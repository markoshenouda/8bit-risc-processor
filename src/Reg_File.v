==> flow/design.v <==
module reg_file (
    input clk,
    input rst,
    input WE,
    input [1:0] ra,
    input [1:0] rb,
    input [1:0] w_add,
    input [7:0] wd,
    input [7:0] sp_value,     
    input sp_write_enable,   
    output [7:0] a_out,
    output [7:0] b_out
);
    reg [7:0] RF [0:3];
    integer i;
    always @(posedge clk or posedge rst) begin
        if(rst) begin
            for (i=0; i<3; i=i+1) begin
                RF[i] <= 8'h00;
            end
            RF[3] <= 8'hFF;   
        end
        else begin
            if (WE && w_add != 2'b11) begin
                RF[w_add] <= wd;
            end
            else 
            if (sp_write_enable) begin
                RF[3] <= sp_value;
            end
        end
    end
    assign a_out = RF[ra];
    assign b_out = RF[rb];
endmodule
From RTL to reports: reg_file
Tool output for the design above, in the order of the flow.
Line numbers count from 1 in the design file above.
Cell names lack the library's common part.
{ "setup": {"design": "reg_file", "clk_port": "clk", "cell_library": "sky130hd", "lib_corner": "tt_025C_1v80"} }

After elaboration
Yosys after proc, flatten, opt, wreduce and memory -nomap, before mapping. Print and check cells are not counted. Equal cells are merged and count once.
{ "word_totals": {"in_bits": 26, "reg_bits": 32, "output_inout_bits": 16} }
{ "op_classes": {"reduce_logical": 9, "muxes": 5, "n_eq": 11} }
{ "ops": {"columns": ["operator", "n"], "rows": [
  ["case mux 8 bit (select 4 bit)", 2],
  ["two-way mux 8 bit", 3],
  ["equality test 2 bit (second input constant)", 6],
  ["AND reduction 2 bit", 4],
  ["equality test 2 x 1 -> 1 bit (second input constant)", 3],
  ["zero test 2 bit", 3],
  ["!= test 2 x 1 -> 1 bit (second input constant)", 1],
  ["!= test 2 bit (second input constant)", 1],
  ["nonzero test 2 bit", 1],
  ["logical AND 1 bit", 1]
]} }

Logic depth
Depth = most cells in a row (Yosys ltp): at word level without a register or memory, in the mapped netlist without a sequential cell, where the memories' decode and read muxes count.
{ "logic_depth": {"ltp_word": 4, "ABC_AREA": 0, "mapped_depth": 4} }

Netlist
Yosys stat after the flow's synthesis: flattened, memories mapped to cells. It holds for the ABC_AREA given above (unset counts as 0); a run with the other value may have another netlist.
Totals and module areas in this step are rounded.
{ "synth_totals": {"ff_cells": 32, "area_mm2": 0.0017, "seq_area_mm2": 0.00081, "cell_count": 110} }
{ "by_type": {"columns": ["cell", "n", "area_total_um2"], "rows": [
  ["dfrtp_1", 24, 600.576],
  ["mux4_2", 16, 360.346],
  ["mux2_2", 24, 270.259],
  ["dfstp_2", 8, 210.202],
  ["o32ai_1", 8, 70.067],
  ["inv_1", 9, 33.782],
  ["buf_2", 6, 30.029],
  ["nand2_1", 8, 30.029],
  ["nand3b_2", 2, 22.522],
  ["nor3b_4", 1, 18.768],
  ["a21boi_2", 1, 11.261],
  ["and2b_1", 1, 7.507],
  ["and3_1", 1, 6.256],
  ["clkbuf_1", 1, 3.754]
]} }

Path before layout
OpenSTA on the mapped netlist: ideal clock, no wires. The path of least setup slack (recovery checks aside). Input and output delay are each 20% of the period. Register names are those of the netlist, which keeps one name where synthesis merged equal registers.
{ "synth_path": {"path_type": "input to output", "from": "input ra[1]", "to": "output a_out[2]", "t_first_pin_ps": 380, "t_arrival_ps": 1136, "slack_ps": 384, "period_ps": 1900, "delay_ps": 756, "driving_pins": 2, "out_delay_ps": 380, "n_path_buf": 1, "period_less_setup_slack_ps": 1516} }
"delay_ps" is the arrival time less input delay plus setup time.
At an output port there is no setup time.
"driving_pins": output pins that drive a net of the path, with the launching flip-flop's if there is one; two outputs of one cell count as two.
"period_less_setup_slack_ps" is the clock period less the worst setup slack; recovery checks do not enter. This is arithmetic on one report: input and output delays are still those of the set period (20% each).
Between the ends stands the longest chain of elaborated cells between them, by number of cells; it is not shown to be the way that was timed. Of several equally long chains one is given.
Each line given opens the expression or statement behind the cell; cells for indexed reads and writes are added by Yosys, which also makes memories of some case tables.
{ "synth_between": {"cell_sequence": "buf_2 > mux4_2", "elab_chain_cells": 2, "cone_cells": 5, "cone_lines": 1, "cone_classes": "eq/ne: 3; mux: 1; reduce/logical: 1"} }
{ "synth_rtl": {"columns": ["item", "line", "rtl"], "rows": [
  ["from (decl)", 5, "input [1:0] ra,"],
  ["equality test 2 bit", 33, "assign a_out = RF[ra];"],
  ["case mux 8 bit (select 4 bit)", 33, null],
  ["to (decl)", 11, "output [7:0] a_out,"]
]} }

Timing after layout
Path of least setup slack in the final report of flow run 1 (OpenROAD, finished layout, wires in). Where an end is a register, its clock arrival counts in the times.
The report prints the path's times to 10 ps; the period is as set.
{ "layout_path": {"path_type": "register to output", "from": "register RF[0][7]", "to": "output b_out[7]", "period_ps": 1230, "out_delay_ps": 250, "t_first_pin_ps": 280, "slack_ps": -330, "t_arrival_ps": 1310, "driving_pins": 3, "n_path_buf": 1} }
Between the ends stands the longest chain of elaborated cells between them, by number of cells; it is not shown to be the way that was timed. Of several equally long chains one is given.
{ "layout_between": {"cell_sequence": "dfrtp_1 > mux4_2 > buf_6", "elab_chain_cells": 1, "cone_cells": 1, "cone_lines": 1, "cone_classes": "mux: 1"} }
{ "layout_rtl": {"columns": ["item", "line", "rtl"], "rows": [
  ["from (decl)", 14, "reg [7:0] RF [0:3];"],
  ["from (assign)", 19, "RF[i] <= 8'h00;"],
  ["from (assign)", 25, "RF[w_add] <= wd;"],
  ["case mux 8 bit (select 4 bit)", 34, "assign b_out = RF[rb];"],
  ["to (decl)", 12, "output [7:0] b_out"]
]} }

Flow measurements of reg_file on sky130hd: 2 stored runs with different settings, listed in no order. Input and output delays are each 20% of the period that was set; the output load is 0.01 pF.
"achieved_period_ps": clock period set for the run, less the worst setup slack. It is reckoned from that one timing run; input and output delays stay at 20% of the period that was set.
By "worst_path_time_ps" is meant the share of the clock period that the worst setup path is allowed (20% is reserved at inputs, 20% at outputs), minus its slack. Clock arrival times at its registers enter into it.
"power_mw": no workload was simulated; the value follows from the tool's default switching activity.
"worst_path_time_ps" is given in steps of 10 ps.
The results are shown rounded.
[
  {
    "run": "flow run 1",
    "settings": { "period_ns": 1.23, "CAP_MARGIN": 20, "CORE_MARGIN": 2, "CORE_UTILIZATION": 40, "SLEW_MARGIN": 20 },
    "results": { "worst_path_time_ps": 1310, "worst_setup_path_type": "register to output", "timing.setup.ws_ps": -330, "total_die_area_mm2": 0.0047, "achieved_period_ps": 1556, "finalUtil_pct": 61, "final_stdcell_area_mm2": 0.0024, "power_mw": 3.2, "post_synth_area_mm2": 0.0017, "tns_ps": -4800 }
  },
  {
    "run": "flow run 2",
    "settings": { "period_ns": 1.55, "CORE_UTILIZATION": 71, "SETUP_SLACK_MARGIN": 0.06, "PLACE_DENSITY": 0.92, "CORE_ASPECT_RATIO": 1.04, "CORE_MARGIN": 9, "CELL_PAD_IN_SITES_DETAIL_PLACEMENT": 2, "GPL_TIMING_DRIVEN": 0, "CTS_CLUSTER_SIZE": 97, "CTS_CLUSTER_DIAMETER": 207, "CAP_MARGIN": 0, "SLEW_MARGIN": 0 },
    "outcome": "did not finish, placement stopped with GPL-0301"
  }
]
