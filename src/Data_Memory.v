==> flow/design.v <==
module Data_Memory (
    input clk,
    input rst,
    input mem_read,
    input mem_write,
    input [7:0] addr,
    input [7:0] data_in,
    output [7:0] data_out,
    output [7:0] interrupt_vector
);
    reg [7:0] RAM [0:255];
    integer i;
    initial begin
        for (i = 0; i < 256; i = i + 1) begin
            RAM[i] = 8'h00;
        end
        RAM[0] = 8'h00;   
        RAM[1] = 8'h3C;   
    end
    always @(posedge clk) begin
        if (mem_write) begin
            RAM[addr] <= data_in;
        end
    end
    assign data_out = RAM[addr];
    assign interrupt_vector = RAM[1];
endmodule
# == From RTL to reports: Data_Memory ==
# Tool output for the design above, in the order of the flow.
# Line numbers count from 1 in the design file above.
# Operators: Yosys type, input widths -> output width; for muxes data width and select width s.
# Cell names lack the library's common part.
# The mark -- stands for no value.
# setup
top,Data_Memory
clk_port,clk
library,sky130hd
lib_corner,tt_025C_1v80

# == Word level ==
# Source: Yosys, flattened and elaborated, memories not mapped. Widths are those after wreduce; folded enables and synchronous resets count as part of the registers. Registers that Yosys merges into a memory's read port (data or address) are not register bits. Print and check cells do not count. Equal cells are merged and count once.
# Memory sizes are those after Yosys's memory passes, which may raise the word count (mostly to a power of two), join words into wider ones and drop unused or constant bits.
# bits
mem_bits_ro,0
ff_bits,0
memories,1
clocked_rd_ports_x_width,0
output_inout_bits,16
mem_bits_rw,2048
elab_cells,4
in_bits,20
latchBits,0
# mem_list
memory,size,width,read_ports,write_ports,line_no,source
RAM,256,8,2,1,11,reg [7:0] RAM [0:255];
# op_classes
n_eq,0
n_reduce_logical,0
mux,3
bitwise,0
n_div,0
n_addsub,0
multipliers,0
shifts,0
compare,0
# ops
operator,count
$mux 8,2
$mux 1,1

# == Depth ==
# Depth = most cells in a row (Yosys ltp): at word level without a register or memory, in the mapped netlist without a sequential cell, where the memories' decode and read muxes count.
# logic_depth
word_depth,1
ABC_AREA,0
depth_mapped,9
mapped_depth_nobuf,5

# == After synthesis ==
# Yosys stat after the flow's synthesis: flattened, memories mapped to cells. It holds for the ABC_AREA given above (unset counts as 0); a run with the other value may have another netlist.
# Totals and module areas in this step are rounded.
# synth_totals
seq_area_um2,61000
mapped_area_um2,78000
cells,3533
ffs,2048
n_buf,232
# types
cell,count,area_total_um2
edfxtp_1,2048,6.15E+04
mux4_2,512,1.15E+04
a22oi_1,256,1.92E+03
nor2_1,228,855.821
a21oi_1,128,640.614
clkbuf_1,144,540.518
o41ai_1,32,280.269
buf_2,45,225.216
nor3_1,32,160.154
buf_1,26,97.594
buf_4,13,97.594
nand3_1,17,85.082
nand2_1,18,67.565
nand4_1,10,62.56
nor2b_1,8,50.048
buf_6,4,45.043
nand2b_1,6,37.536
or2_2,3,18.768
# Not listed: further types 2, cells in them 3.

# == Timing after synthesis ==
# Path of least setup slack by OpenSTA after synthesis, without wires, with an ideal clock, recovery checks aside; 20% of the period is set as input and as output delay. Where synthesis merged equal registers, the netlist keeps one of their names.
# synth_path
path_type,input-to-output
startpoint,input port addr[1]
endpoint,output port data_out[0]
t_arrival_ns,2.791
output_delay_ns,0.834
period_ns,4.17
path_buffers,3
t_first_pin_ns,0.834
path_delay_ns,1.957
input_delay_ns,0.834
required_time_ns,3.336
stages,8
setup_slack_ns,0.545
period_less_setup_slack_ns,3.625
# "path_delay_ns" is the arrival time less input delay plus setup time.
# A path that ends at an output port has no setup time.
# "stages" counts driving pins, that of a launching flip-flop among them; a cell with two outputs on the path counts twice.
# "period_less_setup_slack_ns" = period - worst setup slack (recovery checks aside). The figure is calculated, with input and output delays left at 20% of the set period.
# The rows between start and end are the longest chain of elaborated cells between them; the timing report does not say that the signal goes this way. Where chains are equally long, one stands for them.
# A line is the first line of the expression or statement that the cell stems from. Yosys adds cells for indexed reads and writes and turns some case tables into memories.
# A memory read counts as a cell of the chain, while the word-level depth stops at memories.
# synth_via
path_cell_list,clkbuf_1 -> clkbuf_1 -> buf_1 -> mux4_2 -> a22oi_1 -> a21oi_1 -> o41ai_1 -> nand4_1
elab_chain_len,1
cone_cells,1
cone_lines,1
classes_between,memory (1)
# synth_rtl
item,line_no,source
from (decl),6,"input [7:0] addr,"
$mem_v2 256x8,11,reg [7:0] RAM [0:255];
to (decl),8,"output [7:0] data_out,"

# == Worst path after layout ==
# From the final timing report of run A: the path of least setup slack in the routed layout; clock arrival at registers is part of the times.
# layout_path
path_type,input-to-output
startpoint,input port addr[0]
endpoint,output port data_out[7]
input_delay_ns,0.82
stages,13
t_arrival_ns,3.51
t_first_pin_ns,0.82
setup_slack_ns,-0.22
period_ns,4.12
required_time_ns,3.30
path_buffers,8
output_delay_ns,0.82
# The rows between start and end are the longest chain of elaborated cells between them; the timing report does not say that the signal goes this way. Where chains are equally long, one stands for them.
# A memory read counts as a cell of the chain, while the word-level depth stops at memories.
# layout_via
path_cell_list,buf_16 -> buf_16 -> buf_12 -> buf_16 -> mux4_2 -> a22oi_2 -> a21oi_1 -> buf_4 -> o41ai_4 -> buf_4 -> nand4_1 -> buf_4 -> buf_6
elab_chain_len,1
cone_cells,1
cone_lines,1
classes_between,memory (1)
# layout_rtl
item,line_no,source
from (decl),6,"input [7:0] addr,"
$mem_v2 256x8,11,reg [7:0] RAM [0:255];
to (decl),8,"output [7:0] data_out,"

# Record of 2 stored runs of the RTL-to-layout flow on Data_Memory, platform sky130hd. The runs are unordered. Constraints: input delay and output delay 20% of the set period each, output load 0.01 pF.
# "critical_path_time_ns" means the part of the period allowed to the worst setup path (the constraints hold back 20% at inputs and 20% at outputs) less its slack; where the path has registers, the arrival times of their clocks count too.
# Values from the reports are rounded here.
# Settings: n/a = not set for that run.
item,run A,run B
period_ns,4.12,3.41
CORE_UTILIZATION,23,37
SETUP_SLACK_MARGIN,0.42,n/a
CELL_PAD_IN_SITES_DETAIL_PLACEMENT,0,n/a
CTS_CLUSTER_SIZE,98,23
MIN_ROUTING_LAYER,met1,n/a
CAP_MARGIN,20,20
CORE_MARGIN,2,2
SLEW_MARGIN,20,20
PLACE_DENSITY_LB_ADDON,n/a,0.13
CORE_ASPECT_RATIO,n/a,1.08
GPL_TIMING_DRIVEN,n/a,1
CTS_CLUSTER_DIAMETER,n/a,90
tns_setup_ns,-1.0,-5.3
post_synth_area_um2,78000,78000
final_util_pct,29,45
die_footprint_um2,340000,220000
critical_path_time_ns,2.69,2.83
path_kind,input-to-output,input-to-output
setup_ws_ns,-0.22,-0.78
